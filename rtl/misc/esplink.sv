==> flow/design.v <==
package ariane_soc;
    localparam IdWidth = 4;
    localparam IdWidthSlave = IdWidth;
endpackage
interface REG_BUS #(
  parameter int ADDR_WIDTH = -1,
  parameter int DATA_WIDTH = -1
)(
  input logic clk_i
);
  logic [ADDR_WIDTH-1:0]   addr;
  logic                    write;  
  logic [DATA_WIDTH-1:0]   rdata;
  logic [DATA_WIDTH-1:0]   wdata;
  logic [DATA_WIDTH/8-1:0] wstrb;  
  logic                    error;  
  logic                    valid;
  logic                    ready;
  modport in  (input  addr, write, wdata, wstrb, valid, output rdata, error, ready);
  modport out (output addr, write, wdata, wstrb, valid, input  rdata, error, ready);
endinterface
package reg_intf;
    typedef struct packed {
        logic [31:0] addr;
        logic        write;
        logic [31:0] wdata;
        logic [3:0]  wstrb;
        logic        valid;
    } reg_intf_req_a32_d32;
    typedef struct packed {
        logic [31:0] addr;
        logic        write;
        logic [63:0] wdata;
        logic [7:0]  wstrb;
        logic        valid;
    } reg_intf_req_a32_d64;
    typedef struct packed {
        logic [31:0] rdata;
        logic        error;
        logic        ready;
    } reg_intf_resp_d32;
    typedef struct packed {
        logic [63:0] rdata;
        logic        error;
        logic        ready;
    } reg_intf_resp_d64;
endpackage
package rv_plic_reg_pkg;
typedef struct packed {
  struct packed {
    struct packed {
      logic q;
    } le0;
    struct packed {
      logic q;
    } le1;
    struct packed {
      logic q;
    } le2;
    struct packed {
      logic q;
    } le3;
    struct packed {
      logic q;
    } le4;
    struct packed {
      logic q;
    } le5;
    struct packed {
      logic q;
    } le6;
    struct packed {
      logic q;
    } le7;
    struct packed {
      logic q;
    } le8;
    struct packed {
      logic q;
    } le9;
    struct packed {
      logic q;
    } le10;
    struct packed {
      logic q;
    } le11;
    struct packed {
      logic q;
    } le12;
    struct packed {
      logic q;
    } le13;
    struct packed {
      logic q;
    } le14;
    struct packed {
      logic q;
    } le15;
    struct packed {
      logic q;
    } le16;
    struct packed {
      logic q;
    } le17;
    struct packed {
      logic q;
    } le18;
    struct packed {
      logic q;
    } le19;
    struct packed {
      logic q;
    } le20;
    struct packed {
      logic q;
    } le21;
    struct packed {
      logic q;
    } le22;
    struct packed {
      logic q;
    } le23;
    struct packed {
      logic q;
    } le24;
    struct packed {
      logic q;
    } le25;
    struct packed {
      logic q;
    } le26;
    struct packed {
      logic q;
    } le27;
    struct packed {
      logic q;
    } le28;
    struct packed {
      logic q;
    } le29;
    struct packed {
      logic q;
    } le30;
    struct packed {
      logic q;
    } le31;
  } le;
  struct packed {
    logic [2:0] q;
  } prio0;
  struct packed {
    logic [2:0] q;
  } prio1;
  struct packed {
    logic [2:0] q;
  } prio2;
  struct packed {
    logic [2:0] q;
  } prio3;
  struct packed {
    logic [2:0] q;
  } prio4;
  struct packed {
    logic [2:0] q;
  } prio5;
  struct packed {
    logic [2:0] q;
  } prio6;
  struct packed {
    logic [2:0] q;
  } prio7;
  struct packed {
    logic [2:0] q;
  } prio8;
  struct packed {
    logic [2:0] q;
  } prio9;
  struct packed {
    logic [2:0] q;
  } prio10;
  struct packed {
    logic [2:0] q;
  } prio11;
  struct packed {
    logic [2:0] q;
  } prio12;
  struct packed {
    logic [2:0] q;
  } prio13;
  struct packed {
    logic [2:0] q;
  } prio14;
  struct packed {
    logic [2:0] q;
  } prio15;
  struct packed {
    logic [2:0] q;
  } prio16;
  struct packed {
    logic [2:0] q;
  } prio17;
  struct packed {
    logic [2:0] q;
  } prio18;
  struct packed {
    logic [2:0] q;
  } prio19;
  struct packed {
    logic [2:0] q;
  } prio20;
  struct packed {
    logic [2:0] q;
  } prio21;
  struct packed {
    logic [2:0] q;
  } prio22;
  struct packed {
    logic [2:0] q;
  } prio23;
  struct packed {
    logic [2:0] q;
  } prio24;
  struct packed {
    logic [2:0] q;
  } prio25;
  struct packed {
    logic [2:0] q;
  } prio26;
  struct packed {
    logic [2:0] q;
  } prio27;
  struct packed {
    logic [2:0] q;
  } prio28;
  struct packed {
    logic [2:0] q;
  } prio29;
  struct packed {
    logic [2:0] q;
  } prio30;
  struct packed {
    logic [2:0] q;
  } prio31;
  struct packed {
    struct packed {
      logic q;
    } e0;
    struct packed {
      logic q;
    } e1;
    struct packed {
      logic q;
    } e2;
    struct packed {
      logic q;
    } e3;
    struct packed {
      logic q;
    } e4;
    struct packed {
      logic q;
    } e5;
    struct packed {
      logic q;
    } e6;
    struct packed {
      logic q;
    } e7;
    struct packed {
      logic q;
    } e8;
    struct packed {
      logic q;
    } e9;
    struct packed {
      logic q;
    } e10;
    struct packed {
      logic q;
    } e11;
    struct packed {
      logic q;
    } e12;
    struct packed {
      logic q;
    } e13;
    struct packed {
      logic q;
    } e14;
    struct packed {
      logic q;
    } e15;
    struct packed {
      logic q;
    } e16;
    struct packed {
      logic q;
    } e17;
    struct packed {
      logic q;
    } e18;
    struct packed {
      logic q;
    } e19;
    struct packed {
      logic q;
    } e20;
    struct packed {
      logic q;
    } e21;
    struct packed {
      logic q;
    } e22;
    struct packed {
      logic q;
    } e23;
    struct packed {
      logic q;
    } e24;
    struct packed {
      logic q;
    } e25;
    struct packed {
      logic q;
    } e26;
    struct packed {
      logic q;
    } e27;
    struct packed {
      logic q;
    } e28;
    struct packed {
      logic q;
    } e29;
    struct packed {
      logic q;
    } e30;
    struct packed {
      logic q;
    } e31;
  } ie0;
  struct packed {
    logic [2:0] q;
  } threshold0;
  struct packed {
    logic [5:0] q;
    logic qe;
    logic re;
  } cc0;
} rv_plic_reg2hw_t;
typedef struct packed {
  struct packed {
    struct packed {
      logic d;
      logic de;
    } p0;
    struct packed {
      logic d;
      logic de;
    } p1;
    struct packed {
      logic d;
      logic de;
    } p2;
    struct packed {
      logic d;
      logic de;
    } p3;
    struct packed {
      logic d;
      logic de;
    } p4;
    struct packed {
      logic d;
      logic de;
    } p5;
    struct packed {
      logic d;
      logic de;
    } p6;
    struct packed {
      logic d;
      logic de;
    } p7;
    struct packed {
      logic d;
      logic de;
    } p8;
    struct packed {
      logic d;
      logic de;
    } p9;
    struct packed {
      logic d;
      logic de;
    } p10;
    struct packed {
      logic d;
      logic de;
    } p11;
    struct packed {
      logic d;
      logic de;
    } p12;
    struct packed {
      logic d;
      logic de;
    } p13;
    struct packed {
      logic d;
      logic de;
    } p14;
    struct packed {
      logic d;
      logic de;
    } p15;
    struct packed {
      logic d;
      logic de;
    } p16;
    struct packed {
      logic d;
      logic de;
    } p17;
    struct packed {
      logic d;
      logic de;
    } p18;
    struct packed {
      logic d;
      logic de;
    } p19;
    struct packed {
      logic d;
      logic de;
    } p20;
    struct packed {
      logic d;
      logic de;
    } p21;
    struct packed {
      logic d;
      logic de;
    } p22;
    struct packed {
      logic d;
      logic de;
    } p23;
    struct packed {
      logic d;
      logic de;
    } p24;
    struct packed {
      logic d;
      logic de;
    } p25;
    struct packed {
      logic d;
      logic de;
    } p26;
    struct packed {
      logic d;
      logic de;
    } p27;
    struct packed {
      logic d;
      logic de;
    } p28;
    struct packed {
      logic d;
      logic de;
    } p29;
    struct packed {
      logic d;
      logic de;
    } p30;
    struct packed {
      logic d;
      logic de;
    } p31;
  } ip;
  struct packed {
    logic [5:0] d;
  } cc0;
} rv_plic_hw2reg_t;
  parameter RV_PLIC_IP_OFFSET = 9'h 0;
  parameter RV_PLIC_LE_OFFSET = 9'h 4;
  parameter RV_PLIC_PRIO0_OFFSET = 9'h 8;
  parameter RV_PLIC_PRIO1_OFFSET = 9'h c;
  parameter RV_PLIC_PRIO2_OFFSET = 9'h 10;
  parameter RV_PLIC_PRIO3_OFFSET = 9'h 14;
  parameter RV_PLIC_PRIO4_OFFSET = 9'h 18;
  parameter RV_PLIC_PRIO5_OFFSET = 9'h 1c;
  parameter RV_PLIC_PRIO6_OFFSET = 9'h 20;
  parameter RV_PLIC_PRIO7_OFFSET = 9'h 24;
  parameter RV_PLIC_PRIO8_OFFSET = 9'h 28;
  parameter RV_PLIC_PRIO9_OFFSET = 9'h 2c;
  parameter RV_PLIC_PRIO10_OFFSET = 9'h 30;
  parameter RV_PLIC_PRIO11_OFFSET = 9'h 34;
  parameter RV_PLIC_PRIO12_OFFSET = 9'h 38;
  parameter RV_PLIC_PRIO13_OFFSET = 9'h 3c;
  parameter RV_PLIC_PRIO14_OFFSET = 9'h 40;
  parameter RV_PLIC_PRIO15_OFFSET = 9'h 44;
  parameter RV_PLIC_PRIO16_OFFSET = 9'h 48;
  parameter RV_PLIC_PRIO17_OFFSET = 9'h 4c;
  parameter RV_PLIC_PRIO18_OFFSET = 9'h 50;
  parameter RV_PLIC_PRIO19_OFFSET = 9'h 54;
  parameter RV_PLIC_PRIO20_OFFSET = 9'h 58;
  parameter RV_PLIC_PRIO21_OFFSET = 9'h 5c;
  parameter RV_PLIC_PRIO22_OFFSET = 9'h 60;
  parameter RV_PLIC_PRIO23_OFFSET = 9'h 64;
  parameter RV_PLIC_PRIO24_OFFSET = 9'h 68;
  parameter RV_PLIC_PRIO25_OFFSET = 9'h 6c;
  parameter RV_PLIC_PRIO26_OFFSET = 9'h 70;
  parameter RV_PLIC_PRIO27_OFFSET = 9'h 74;
  parameter RV_PLIC_PRIO28_OFFSET = 9'h 78;
  parameter RV_PLIC_PRIO29_OFFSET = 9'h 7c;
  parameter RV_PLIC_PRIO30_OFFSET = 9'h 80;
  parameter RV_PLIC_PRIO31_OFFSET = 9'h 84;
  parameter RV_PLIC_IE0_OFFSET = 9'h 88;
  parameter RV_PLIC_THRESHOLD0_OFFSET = 9'h 8c;
  parameter RV_PLIC_CC0_OFFSET = 9'h 90;
endpackage
package top_pkg;
localparam TL_AW=32;
localparam TL_DW=32;
localparam TL_AIW=8;     
localparam TL_DIW=1;     
localparam TL_AUW=16;    
localparam TL_DUW=16;    
localparam TL_DBW=(TL_DW>>3);
localparam TL_SZW=$clog2($clog2(TL_DBW)+1);
endpackage
module esplink
  #(
    parameter APB_DW = 32,
    parameter APB_AW = 32,
    parameter REV_ENDIAN = 0
    )
   (
    input logic 		clk,
    input logic 		rstn,
    output logic 		srst,
    input logic 		psel,
    input logic 		penable,
    input logic 		pwrite,
    input logic [APB_AW - 1:0] 	paddr,
    input logic [APB_DW - 1:0] 	pwdata,
    output logic 		pready,
    output logic 		pslverr,
    output logic [APB_DW - 1:0] prdata
    );
   localparam C_REG_ID          = 0;
   localparam C_SRST_BIT        = 0;
   localparam C_REG_MASK        = 32'h1;
   localparam S_REG_ID          = 1;
   localparam S_SRST_BIT        = 0;  
   localparam NREG = S_REG_ID + 1;
   localparam APB_BYTE_OFFSET_BITS      = $clog2(APB_DW / 8);
   localparam OFFSET_MAX                = (NREG - 1) << APB_BYTE_OFFSET_BITS;
   localparam APB_ADDR_MSB              = $clog2(NREG) + APB_BYTE_OFFSET_BITS - 1;
   localparam APB_ADDR_LSB              = APB_BYTE_OFFSET_BITS;
   logic [APB_DW - 1 : 0] 	       bankreg[NREG - 1 : 0];
   logic [APB_ADDR_MSB : APB_ADDR_LSB] selected;
   logic                               do_access;
   logic                               access_error;
   logic                               do_write;
   logic [APB_DW - 1:0] 	       pwdata_rev;
   logic [APB_DW - 1:0] 	       prdata_rev;
   logic 			       timer_en;
   logic [11:0]  		       timestamp;
   genvar 			       i;
   assign selected      = paddr[APB_ADDR_MSB : APB_ADDR_LSB];
   assign do_access     = psel & penable;
   assign access_error  = 0;
   assign do_write      = do_access & ~access_error & pwrite;
   assign do_cmd        = do_write == 1'b1 && selected == C_REG_ID ? 1'b1 : 1'b0;
   generate
      for (i = 0; i < APB_DW / 8; i ++) begin : fix_endian
	 assign pwdata_rev[(i + 1) * 8 - 1 : i * 8] = REV_ENDIAN == 0 ? pwdata[(i + 1) * 8 - 1 : i * 8] : pwdata[APB_DW - i * 8 - 1 : APB_DW - (i + 1) * 8];
	 assign prdata[(i + 1) * 8 - 1 : i * 8] = REV_ENDIAN == 0 ? prdata_rev[(i + 1) * 8 - 1 : i * 8] : prdata_rev[APB_DW - i * 8 - 1 : APB_DW - (i + 1) * 8];
      end
   endgenerate
   assign pslverr = access_error;
   assign prdata_rev = bankreg[selected];
   assign pready = 1'b1;
   assign bankreg[C_REG_ID] = do_cmd == 1'b1 ? pwdata_rev & C_REG_MASK : '0;
   always_ff @(posedge clk) begin : update_s_reg
      if (rstn == 1'b0) begin
	 bankreg[S_REG_ID] <= '0;
      end
      else begin
	 bankreg[S_REG_ID][S_SRST_BIT] <= timer_en;
      end
   end
   assign srst = timer_en;
   always_ff @(posedge clk) begin
      if (rstn == 1'b0) begin
	 timer_en <= 1'b0;
	 timestamp <= '0;
      end
      else begin
	 if (bankreg[C_REG_ID][C_SRST_BIT] == 1'b1)
	   timer_en <= 1'b1;
	 if (timer_en == 1'b1) begin
	    timestamp <= timestamp + 1;
	    if (timestamp == 12'hFFF)
	      timer_en <= 1'b0;
	 end
      end
   end
endmodule
==> Reports on esplink <==
The steps from the RTL of esplink to its reports follow in flow order.
Line numbers count from 1 in the design file above.
Library cell names are shortened.
{ "inputs": {"design": "esplink", "clock_port": "clk", "lib": "sky130hd", "corner": "tt_025C_1v80"} }

==> Elaborated design <==
Counts by Yosys on the flattened word-level netlist (proc, flatten, opt, wreduce). Print and check cells are left out. Cells with the same type and inputs are merged into one.
{ "bits": {"register_bits": 14, "in_bits": 69} }
{ "classes": {"add_sub_neg": 1, "eq_ne": 1, "mux": 6, "bitwise": 3, "reduce_logical": 1} }
{ "op_table": {"columns": ["op", "count"], "rows": [
  ["parallel mux 32 bit (select 2 bit)", 1],
  ["adder 12 x 1 -> 12 bit with constant B", 1],
  ["equality test 12 bit with constant B", 1],
  ["2-to-1 mux 1 bit", 5],
  ["bitwise AND 1 bit", 2],
  ["logical AND 1 bit", 1],
  ["NOT 1 bit", 1]
]} }

==> Depth <==
Depth = most cells in a row (Yosys ltp): at word level without a register or memory, in the mapped netlist without a sequential cell, where the memories' decode and read muxes count.
{ "logic_depth": {"ltp_word": 8, "ABC_AREA": 1, "depth_mapped": 7, "depth_no_buf": 7} }

==> After synthesis <==
Source: synth_stat.txt of the flow (Yosys; design flattened, memories mapped). It holds for the ABC_AREA given above (unset counts as 0); a run with the other value may have another netlist.
{ "by_type": {"columns": ["cell_type", "count", "type_area_um2"], "rows": [
  ["dfxtp_1", 14, 280.269],
  ["buf_4", 34, 255.245],
  ["nand2_1", 31, 116.362],
  ["nor2_1", 20, 75.072],
  ["inv_1", 15, 56.304],
  ["o21ai_0", 6, 30.029],
  ["a21oi_1", 5, 25.024],
  ["nor2_4", 2, 22.522],
  ["nand3_1", 4, 20.019],
  ["nand4_1", 3, 18.768],
  ["ha_1", 1, 12.512],
  ["nor2_2", 2, 12.512],
  ["nand3_2", 1, 10.01],
  ["xor2_1", 1, 8.758],
  ["conb_1", 2, 7.507],
  ["nand3b_1", 1, 7.507],
  ["o21a_1", 1, 7.507],
  ["nand2_2", 1, 6.256]
]} }
Not listed: further types 2, cells in them 2.
{ "mapped": {"cell_count": 146, "mapped_area_um2": 980.9, "sequential_area_um2": 280.3, "ffs": 14} }

==> Worst setup path after synthesis <==
Path of least setup slack by OpenSTA after synthesis, without wires, with an ideal clock, recovery checks aside; 20% of the period is set as input and as output delay. Where synthesis merged equal registers, the netlist keeps one of their names.
{ "synth_path": {"path_type": "input to output", "startpoint": "input port psel", "endpoint": "output port prdata[0]", "clock_period_ns": 2.32, "out_delay_ns": 0.464, "t_first_pin_ns": 0.464, "arrival_ns": 0.725, "t_required_ns": 1.856, "path_slack_ns": 1.131, "delay_ns": 0.261, "driving_pins": 4, "n_path_buf": 0, "period_less_setup_slack_ns": 1.189} }
"delay_ns" = arrival - input delay + setup time.
At an output port there is no setup time.
"driving_pins": output pins that drive a net of the path, with the launching flip-flop's if there is one; two outputs of one cell count as two.
"period_less_setup_slack_ns" = period - worst setup slack (recovery checks aside). The figure is calculated, with input and output delays left at 20% of the set period.
Between the ends stands the longest chain of elaborated cells between them, by number of cells; it is not shown to be the way that was timed. Of several equally long chains one is given.
A line is the first line of the expression or statement that the cell stems from. Yosys adds cells for indexed reads and writes and turns some case tables into memories.
{ "synth_between": {"path_cell_list": "nand2_1 nor2_1 nand2_1 nand2_1", "elab_chain_cells": 6} }
{ "synth_lines": {"columns": ["element", "line", "text"], "rows": [
  ["start: declaration", 544, "input logic psel,"],
  ["bitwise AND 1 bit", 574, "assign do_access     = psel & penable;"],
  ["bitwise AND 1 bit", 576, "assign do_write      = do_access & ~access_error & pwrite;"],
  ["logical AND 1 bit", 577, "assign do_cmd        = do_write == 1'b1 && selected == C_REG_ID ? 1'b1 : 1'b0;"],
  ["2-to-1 mux 1 bit", 577, null],
  ["2-to-1 mux 1 bit", 587, "assign bankreg[C_REG_ID] = do_cmd == 1'b1 ? pwdata_rev & C_REG_MASK : '0;"],
  ["parallel mux 32 bit (select 2 bit)", 585, "assign prdata_rev = bankreg[selected];"],
  ["end: declaration", 551, "output logic [APB_DW - 1:0] prdata"]
]} }

==> Worst path after layout <==
From the final timing report of job 1: the path of least setup slack in the routed layout; clock arrival at registers is part of the times.
{ "layout_path": {"path_type": "input to output", "startpoint": "input port pwrite", "endpoint": "output port prdata[0]", "clock_period_ns": 2.64, "out_delay_ns": 0.53, "t_first_pin_ns": 0.53, "arrival_ns": 1.78, "t_required_ns": 2.11, "path_slack_ns": 0.33, "driving_pins": 6, "n_path_buf": 2} }
Between the ends stands the longest chain of elaborated cells between them, by number of cells; it is not shown to be the way that was timed. Of several equally long chains one is given.
{ "layout_between": {"path_cell_list": "clkdlybuf4s50_1 nand2_1 inv_1 nand2_1 nand2_1 clkdlybuf4s50_1", "elab_chain_cells": 5} }
{ "layout_lines": {"columns": ["element", "line", "text"], "rows": [
  ["start: declaration", 546, "input logic pwrite,"],
  ["bitwise AND 1 bit", 576, "assign do_write      = do_access & ~access_error & pwrite;"],
  ["logical AND 1 bit", 577, "assign do_cmd        = do_write == 1'b1 && selected == C_REG_ID ? 1'b1 : 1'b0;"],
  ["2-to-1 mux 1 bit", 577, null],
  ["2-to-1 mux 1 bit", 587, "assign bankreg[C_REG_ID] = do_cmd == 1'b1 ? pwdata_rev & C_REG_MASK : '0;"],
  ["parallel mux 32 bit (select 2 bit)", 585, "assign prdata_rev = bankreg[selected];"],
  ["end: declaration", 551, "output logic [APB_DW - 1:0] prdata"]
]} }

Subject: flow runs of esplink

Hi,

Top module esplink; platform sky130hd; tools Yosys and OpenROAD; 2 stored runs in no particular order. Input and output delays are each 20% of the period that was set; the output load is 0.01 pF.
"period_reached_ns" is the run's clock period less its worst setup slack. It is reckoned from that one timing run; input and output delays stay at 20% of the period that was set.
"worst_path_allowed_less_slack_ns" = time allowed to the worst setup path (clock period - input delay - output delay, where it has them) - its slack; a late launch clock adds to it, a late capture clock takes from it.
[
  {
    "run": "job 1",
    "settings": { "period_ns": 2.64, "CORE_UTILIZATION": 57, "SETUP_SLACK_MARGIN": -0.26, "PLACE_DENSITY": 0.49, "CELL_PAD_IN_SITES_DETAIL_PLACEMENT": 1, "ABC_AREA": 1, "CTS_CLUSTER_DIAMETER": 30, "CAP_MARGIN": 35, "MAX_ROUTING_LAYER": "met5", "CORE_MARGIN": 2, "SLEW_MARGIN": 20 },
    "results": { "post_synth_area_um2": 980.9, "layout_stdcell_area_um2": 973.4, "worst_path_allowed_less_slack_ns": 1.25, "path_kind": "input to output", "die_um2": 2068.9, "fin_ws_ns": 0.330, "period_reached_ns": 2.310 }
  },
  {
    "run": "job 2",
    "settings": { "period_ns": 1.75, "CORE_UTILIZATION": 53, "SETUP_SLACK_MARGIN": 0.15, "PLACE_DENSITY_LB_ADDON": 0.01, "CORE_MARGIN": 4, "CELL_PAD_IN_SITES_DETAIL_PLACEMENT": 1, "ABC_AREA": 0, "SLEW_MARGIN": 5, "CAP_MARGIN": 20 },
    "results": { "post_synth_area_um2": 895.9, "layout_stdcell_area_um2": 902.1, "worst_path_allowed_less_slack_ns": 0.84, "path_kind": "input to output", "die_um2": 2412.3, "fin_ws_ns": 0.209, "period_reached_ns": 1.541 }
  }
]

Regards
